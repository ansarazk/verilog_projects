==> flow/design.v <==
module timer(sys_clk,reset_n,timer_enb,base_tick);
   output base_tick;
   input sys_clk,reset_n,timer_enb;
   reg [11:0] count101,count102;
   reg [7:0] count50;
   reg base_tick;
     initial
     begin
           base_tick = 0;
           count50 =8'h00;
           count101 =12'h000;
           count102 =12'h000;
      end      
     always @(negedge sys_clk) 
     	begin
     		if (reset_n == 1)
     		 begin
     		 	if (timer_enb == 1)
     		 	 begin
     		 	 	if (count102 == 12'h3E8)
     		 	 	 begin
     		 	 	 	count101 = count101 + 12'h001;
     		 	 	 	count102 = 12'h000;
     		 	 	 end
     		 	 	 else begin
     		 	 	 	count102 = count102 + 12'h001;
     		 	 	 end
     		 	 	if (count101 == 12'h3E8)
     		 	 	 begin
     		 	 	  	count50 = count50 + 8'h01;
     		 	 	  	count101 = 12'h000;
     		 	 	  end 
     		 	 	if (count50 == 8'h32) begin
     		 	 		base_tick = ~base_tick;
     		 	 		count50 = 8'h00;
     		 	 	end
     		 	 end
     		 end
     		else begin
     			base_tick = 0;
           count50 =8'h00;
           count101 =12'h000;
           count102 =12'h000;
     		end
     	end
endmodule
# Reports on timer
# The steps from the RTL of timer to its reports follow in flow order.
# Lines are those of the file above, counted from 1.
# Operators: Yosys type, input widths -> output width; for muxes data width and select width s.
# The mark n/a stands for no value.
[design] top="timer" clock="sys_clk" library="sky130hd" corner="tt_025C_1v80"

# Elaborated design
# Yosys after proc, flatten, opt, wreduce and memory -nomap, before mapping. Memory bits, and registers merged into a memory's read port (data or address), are not among the register bits. Print and check cells are not counted. Equal cells are merged and count once.
[op_classes] addsub=3 eq_ne=3 n_mux=9 bitwise=1 reduce_logical=1
[ops] cell="$mux 12" n=5
[ops] cell="$mux 8" n=4
[ops] cell="$add 12x1->12 const B" n=2
[ops] cell="$eq 12x10->1 const B" n=2
[ops] cell="$add 8x1->8 const B" n=1
[ops] cell="$eq 8x6->1 const B" n=1
[ops] cell="$reduce_and 2->1" n=1
[ops] cell="$not 1->1" n=1
[word_totals] register_bits=33 in_bits=3 elab_cells=21

# Longest topological paths
# Yosys ltp: most cells in a row. Word level: on the elaborated netlist, between registers, memories and ports. Mapped: between sequential cells and ports; inverters and the memories' decode and read muxes count.
[depth] depth_word=10 ABC_AREA=0 mapped_depth=11

# Mapped cells and area
# Source: synth_stat.txt of the flow (Yosys; design flattened, memories mapped). It holds for the ABC_AREA given above (unset counts as 0); a run with the other value may have another netlist.
# The area totals of this step are shown rounded.
[by_type] cell_type="sky130_fd_sc_hd__dfxtp_1" n=33
[by_type] cell_type="sky130_fd_sc_hd__xor2_1" n=13
[by_type] cell_type="sky130_fd_sc_hd__nor2_1" n=30
[by_type] cell_type="sky130_fd_sc_hd__nand3_1" n=20
[by_type] cell_type="sky130_fd_sc_hd__nand2_1" n=25
[by_type] cell_type="sky130_fd_sc_hd__mux2i_1" n=6
[by_type] cell_type="sky130_fd_sc_hd__nand4_1" n=9
[by_type] cell_type="sky130_fd_sc_hd__ha_1" n=4
[by_type] cell_type="sky130_fd_sc_hd__and3_1" n=7
[by_type] cell_type="sky130_fd_sc_hd__a21oi_1" n=8
[by_type] cell_type="sky130_fd_sc_hd__nand2b_1" n=6
[by_type] cell_type="sky130_fd_sc_hd__nor3_1" n=7
[by_type] cell_type="sky130_fd_sc_hd__clkbuf_1" n=8
[by_type] cell_type="sky130_fd_sc_hd__or4_1" n=4
[by_type] cell_type="sky130_fd_sc_hd__xnor2_1" n=3
[by_type] cell_type="sky130_fd_sc_hd__nor4_2" n=2
[by_type] cell_type="sky130_fd_sc_hd__o21ai_0" n=5
[by_type] cell_type="sky130_fd_sc_hd__or3_1" n=4
# Not listed: further types 31, cells in them 47.
[mapped] mapped_cells=241 area_um2=1900 seqArea_um2=660 ffs=33 buf_cells=12

# Measured results for timer: 2 stored runs of the Yosys and OpenROAD flow on sky130hd. The settings differ; the order carries no meaning. The constraints put input and output delay at 20% of the set period each and load the outputs with 0.01 pF.
# By "design_power_w" is meant OpenSTA's value without simulated activity: inputs other than the clock are taken to toggle once in ten clock periods, and the tool carries that through the logic.
# The results are shown rounded.
run="run A" settings period_ns=4.98 CORE_UTILIZATION=67 SETUP_SLACK_MARGIN=-0.05 PLACE_DENSITY_LB_ADDON=0.06 TNS_END_PERCENT=90 ABC_AREA=0 SLEW_MARGIN=40 CAP_MARGIN=20 CORE_MARGIN=2
run="run A" results holdWs_ns=0.48 stdcell_area_um2=2100 final_setup_ws_ns=0.23 design_die_area_um2=3300 yosys_chip_area_um2=1900 fin_tns_ns=0.000 layout_utilization_pct=79 design_power_w=0.00054
run="run B" settings period_ns=6.49 CORE_UTILIZATION=53 SETUP_SLACK_MARGIN=1.49 PLACE_DENSITY_LB_ADDON=0.2 CELL_PAD_IN_SITES_GLOBAL_PLACEMENT=2 CTS_CLUSTER_SIZE=56 MIN_ROUTING_LAYER="met1" CAP_MARGIN=20 CORE_MARGIN=2 SLEW_MARGIN=20
run="run B" outcome="no final report: placement broke off with FLW-0024"
