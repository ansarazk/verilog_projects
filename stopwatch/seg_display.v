==> flow/design.v <==
module seg_display(sys_clk,cfg_cathode_mode,hex_in,reset_n,seg_out);
   output [6:0]seg_out;
   input sys_clk,cfg_cathode_mode,reset_n;
   input [3:0]hex_in;
   reg [6:0]a,seg_out;
always @(posedge sys_clk)
begin
case(hex_in)
4'h0:a = 7'b0111111;
4'h1:a = 7'b0000110;
4'h2:a = 7'b1011011;
4'h3:a = 7'b1001111;
4'h4:a = 7'b1100110;
4'h5:a = 7'b1101101;
4'h6:a = 7'b1111101;
4'h7:a = 7'b0000111;
4'h8:a = 7'b1111111;
4'h9:a = 7'b1100111;
4'hA:a = 7'b1110111;
4'hB:a = 7'b1111100;
4'hC:a = 7'b0111001;
4'hD:a = 7'b1011110;
4'hE:a = 7'b1111001;
4'hF:a = 7'b1110001;
endcase
if (reset_n == 1)
  begin
  if (cfg_cathode_mode ==1)
  seg_out = a;
  else
  seg_out =~a;
  end
else
seg_out = 7'b0111111;
end
endmodule
# From RTL to reports: seg_display
# The steps from the RTL of seg_display to its reports follow in flow order.
# Line numbers count from 1 in the design file above.
# The mark -- stands for no value.
[design]
design = "seg_display"
clock_port = "sys_clk"
cell_library = "sky130hd"
lib_corner = "tt_025C_1v80"

# Elaborated design
# Source: Yosys, flattened and elaborated, memories not mapped. Widths are those after wreduce; folded enables and synchronous resets count as part of the registers. Registers that Yosys merges into a memory's read port (data or address) are not register bits. Print and check cells do not count. Equal cells are merged and count once.
# Memory sizes are those after Yosys's memory passes, which may raise the word count (mostly to a power of two), join words into wider ones and drop unused or constant bits.
[classes]
addsub = 0
mul = 0
n_div = 0
cmp = 0
eq_ne = 0
shifts = 0
mux = 1
bitwise = 1
reduce_logical = 0
[ops]
columns = ["op", "count"]
rows = [
  ["7-bit NOT", 1],
  ["7-bit 2-to-1 mux", 1],
]
[word_totals]
ff_bits = 7
latchBits = 0
mem_bits_rw = 0
mem_bits_ro = 112
clocked_rd_ports_x_width = 0
mem_count = 1
in_bits = 7
out_inout_bits = 7
word_cells = 4
[memory_table]
columns = ["memory", "words", "width", "read_ports", "write_ports", "line_no", "text"]
rows = [
  ["(name not given)", 16, 7, 1, 0, 8, "case(hex_in)"],
]

# Longest topological paths
# Yosys ltp: most cells in a row. Word level: on the elaborated netlist, between registers, memories and ports. Mapped: between sequential cells and ports; inverters and the memories' decode and read muxes count.
[depth]
depth_word = 2
ABC_AREA = 1
mapped_depth = 8
mapped_depth_nobuf = 8

# Mapped cells and area
# Yosys stat after the flow's synthesis: flattened, memories mapped to cells. It holds for the ABC_AREA given above (unset counts as 0); a run with the other value may have another netlist.
[mapped]
cell_count = 77
yosys_area_um2 = 521.8
seq_area_um2 = 140.1
ff_cells = 7
buffers = 2
[types]
columns = ["cell_type", "count", "type_area_um2"]
rows = [
  ["sky130_fd_sc_hd__dfxtp_1", 7, 140.134],
  ["sky130_fd_sc_hd__nand3_1", 22, 110.106],
  ["sky130_fd_sc_hd__nand2_1", 24, 90.086],
  ["sky130_fd_sc_hd__ha_1", 5, 62.56],
  ["sky130_fd_sc_hd__inv_1", 6, 22.522],
  ["sky130_fd_sc_hd__nand3_2", 2, 20.019],
  ["sky130_fd_sc_hd__buf_6", 1, 11.261],
  ["sky130_fd_sc_hd__nand2_4", 1, 11.261],
  ["sky130_fd_sc_hd__inv_6", 1, 8.758],
  ["sky130_fd_sc_hd__buf_4", 1, 7.507],
  ["sky130_fd_sc_hd__nor2_1", 2, 7.507],
  ["sky130_fd_sc_hd__o211ai_1", 1, 7.507],
  ["sky130_fd_sc_hd__inv_4", 1, 6.256],
  ["sky130_fd_sc_hd__nand2_2", 1, 6.256],
  ["sky130_fd_sc_hd__a21oi_1", 1, 5.005],
  ["sky130_fd_sc_hd__o21ai_0", 1, 5.005],
]

# Timing after synthesis
# Source: OpenSTA report_checks on the synthesized netlist (no wires, ideal clock, input and output delay 20% of the period each), path of least setup slack; recovery checks are left aside. Register names are those of the netlist, which keeps one name where synthesis merged equal registers.
[synth_path]
path_kind = "input to register"
start = "input hex_in[0]"
end = "register seg_out[3]"
tclk_ns = 1.92
in_delay_ns = 0.384
setup_time_ns = 0.120
t_first_pin_ns = 0.384
arrival_ns = 1.067
required_time_ns = 1.800
slack_ns = 0.734
path_delay_ns = 0.803
driving_pins = 8
path_buffers = 0
period_less_setup_slack_ns = 1.186
# "path_delay_ns" is the arrival time less input delay plus setup time.
# "driving_pins" counts driving pins, that of a launching flip-flop among them; a cell with two outputs on the path counts twice.
# "period_less_setup_slack_ns" = period - worst setup slack (recovery checks aside). The figure is calculated, with input and output delays left at 20% of the set period.
# Between the ends stands the longest chain of elaborated cells between them, by number of cells; it is not shown to be the way that was timed. Of several equally long chains one is given.
# Each line given opens the expression or statement behind the cell; cells for indexed reads and writes are added by Yosys, which also makes memories of some case tables.
# The chain passes a memory read, where the word-level depth is cut; so it can be longer than that depth.
# At most two assigning lines are given for a register; there are more.
[synth_via]
path_cell_list = "sky130_fd_sc_hd__inv_1 -> sky130_fd_sc_hd__ha_1 -> sky130_fd_sc_hd__inv_1 -> sky130_fd_sc_hd__nand2_1 -> sky130_fd_sc_hd__nand3_1 -> sky130_fd_sc_hd__nand2_1 -> sky130_fd_sc_hd__nand2_1 -> sky130_fd_sc_hd__nand3_1"
elab_chain_cells = 3
cells_between = 3
cone_lines = 3
cone_classes = "mux (1); logic (1); memory (1)"
[synth_rtl]
columns = ["element", "line_no", "text"]
rows = [
  ["start: declaration", 4, "input [3:0]hex_in;"],
  ["memory 16 x 7 bit", 8, "case(hex_in)"],
  ["7-bit NOT", 31, "seg_out =~a;"],
  ["7-bit 2-to-1 mux", 28, "if (cfg_cathode_mode ==1)"],
  ["end: assignment", 29, "seg_out = a;"],
  ["end: assignment", 31, ""],
  ["end: declaration", 2, "output [6:0]seg_out;"],
]

# Worst path after layout
# Path of least setup slack in the final report of run 1 (OpenROAD, finished layout, wires in). Where an end is a register, its clock arrival counts in the times.
[layout_path]
path_kind = "input to register"
start = "input cfg_cathode_mode"
end = "register seg_out[0]"
tclk_ns = 1.81
in_delay_ns = 0.36
setup_time_ns = 0.12
t_first_pin_ns = 0.36
arrival_ns = 1.37
required_time_ns = 1.93
slack_ns = 0.57
driving_pins = 4
path_buffers = 1
# Between the ends stands the longest chain of elaborated cells between them, by number of cells; it is not shown to be the way that was timed. Of several equally long chains one is given.
# At most two assigning lines are given for a register; there are more.
[layout_via]
path_cell_list = "sky130_fd_sc_hd__clkdlybuf4s50_1 -> sky130_fd_sc_hd__inv_1 -> sky130_fd_sc_hd__nand3_1 -> sky130_fd_sc_hd__nand3_1"
elab_chain_cells = 1
cells_between = 1
cone_lines = 1
cone_classes = "mux (1)"
[layout_rtl]
columns = ["element", "line_no", "text"]
rows = [
  ["start: declaration", 3, "input sys_clk,cfg_cathode_mode,reset_n;"],
  ["7-bit 2-to-1 mux", 28, "if (cfg_cathode_mode ==1)"],
  ["end: assignment", 29, "seg_out = a;"],
  ["end: assignment", 31, "seg_out =~a;"],
  ["end: declaration", 2, "output [6:0]seg_out;"],
]

# Settings and measured results of 2 stored flow runs for module seg_display (sky130hd), not sorted in any way. The constraints put input and output delay at 20% of the set period each and load the outputs with 0.01 pF.
# "achieved_period_ns" means the clock period less the worst setup slack. The figure is calculated, with input and output delays left at 20% of the set period.
# "worst_path_time_ns" is the time allowed to the run's worst setup path (the clock period less input and output delay, where it has them) less its slack. Clock arrival times count: a late capture clock shortens it, a late launch clock lengthens it.
# "fin_power_uw" is the tool's figure for a default switching activity; nothing was simulated.

[[run]]
name = "run 1"
[run.settings]
period_ns = 1.81
CORE_UTILIZATION = 33
SETUP_SLACK_MARGIN = 0.46
PLACE_DENSITY_LB_ADDON = 0.1
CORE_MARGIN = 9
CELL_PAD_IN_SITES_GLOBAL_PLACEMENT = 0
CELL_PAD_IN_SITES_DETAIL_PLACEMENT = 1
TNS_END_PERCENT = 95
ABC_AREA = 1
GPL_TIMING_DRIVEN = 0
GPL_ROUTABILITY_DRIVEN = 1
CTS_CLUSTER_DIAMETER = 255
CAP_MARGIN = 10
SLEW_MARGIN = 20
[run.results]
fin_power_uw = 433.9
achieved_period_ns = 1.244
die_footprint_um2 = 3336.2
worst_path_time_ns = 0.88
worstPathKind = "input to register"
worst_setup_slack_ns = 0.566
total_negative_slack_ns = 0.000
synth_area_um2 = 521.8
layout_stdcell_area_um2 = 681.9
fin_hold_ws_ns = 0.510
util_frac = 0.487

[[run]]
name = "run 2"
[run.settings]
period_ns = 0.877
CORE_UTILIZATION = 26
SETUP_SLACK_MARGIN = 0.19
PLACE_DENSITY_LB_ADDON = 0.21
CORE_MARGIN = 4
TNS_END_PERCENT = 75
ABC_AREA = 1
GPL_TIMING_DRIVEN = 1
MIN_ROUTING_LAYER = "met2"
CAP_MARGIN = 20
SLEW_MARGIN = 20
[run.results]
fin_power_uw = 1065
achieved_period_ns = 0.851
die_footprint_um2 = 2787.3
worst_path_time_ns = 0.68
worstPathKind = "register to output"
worst_setup_slack_ns = 0.026
total_negative_slack_ns = 0.000
synth_area_um2 = 521.8
layout_stdcell_area_um2 = 1017.2
fin_hold_ws_ns = 0.343
util_frac = 0.559
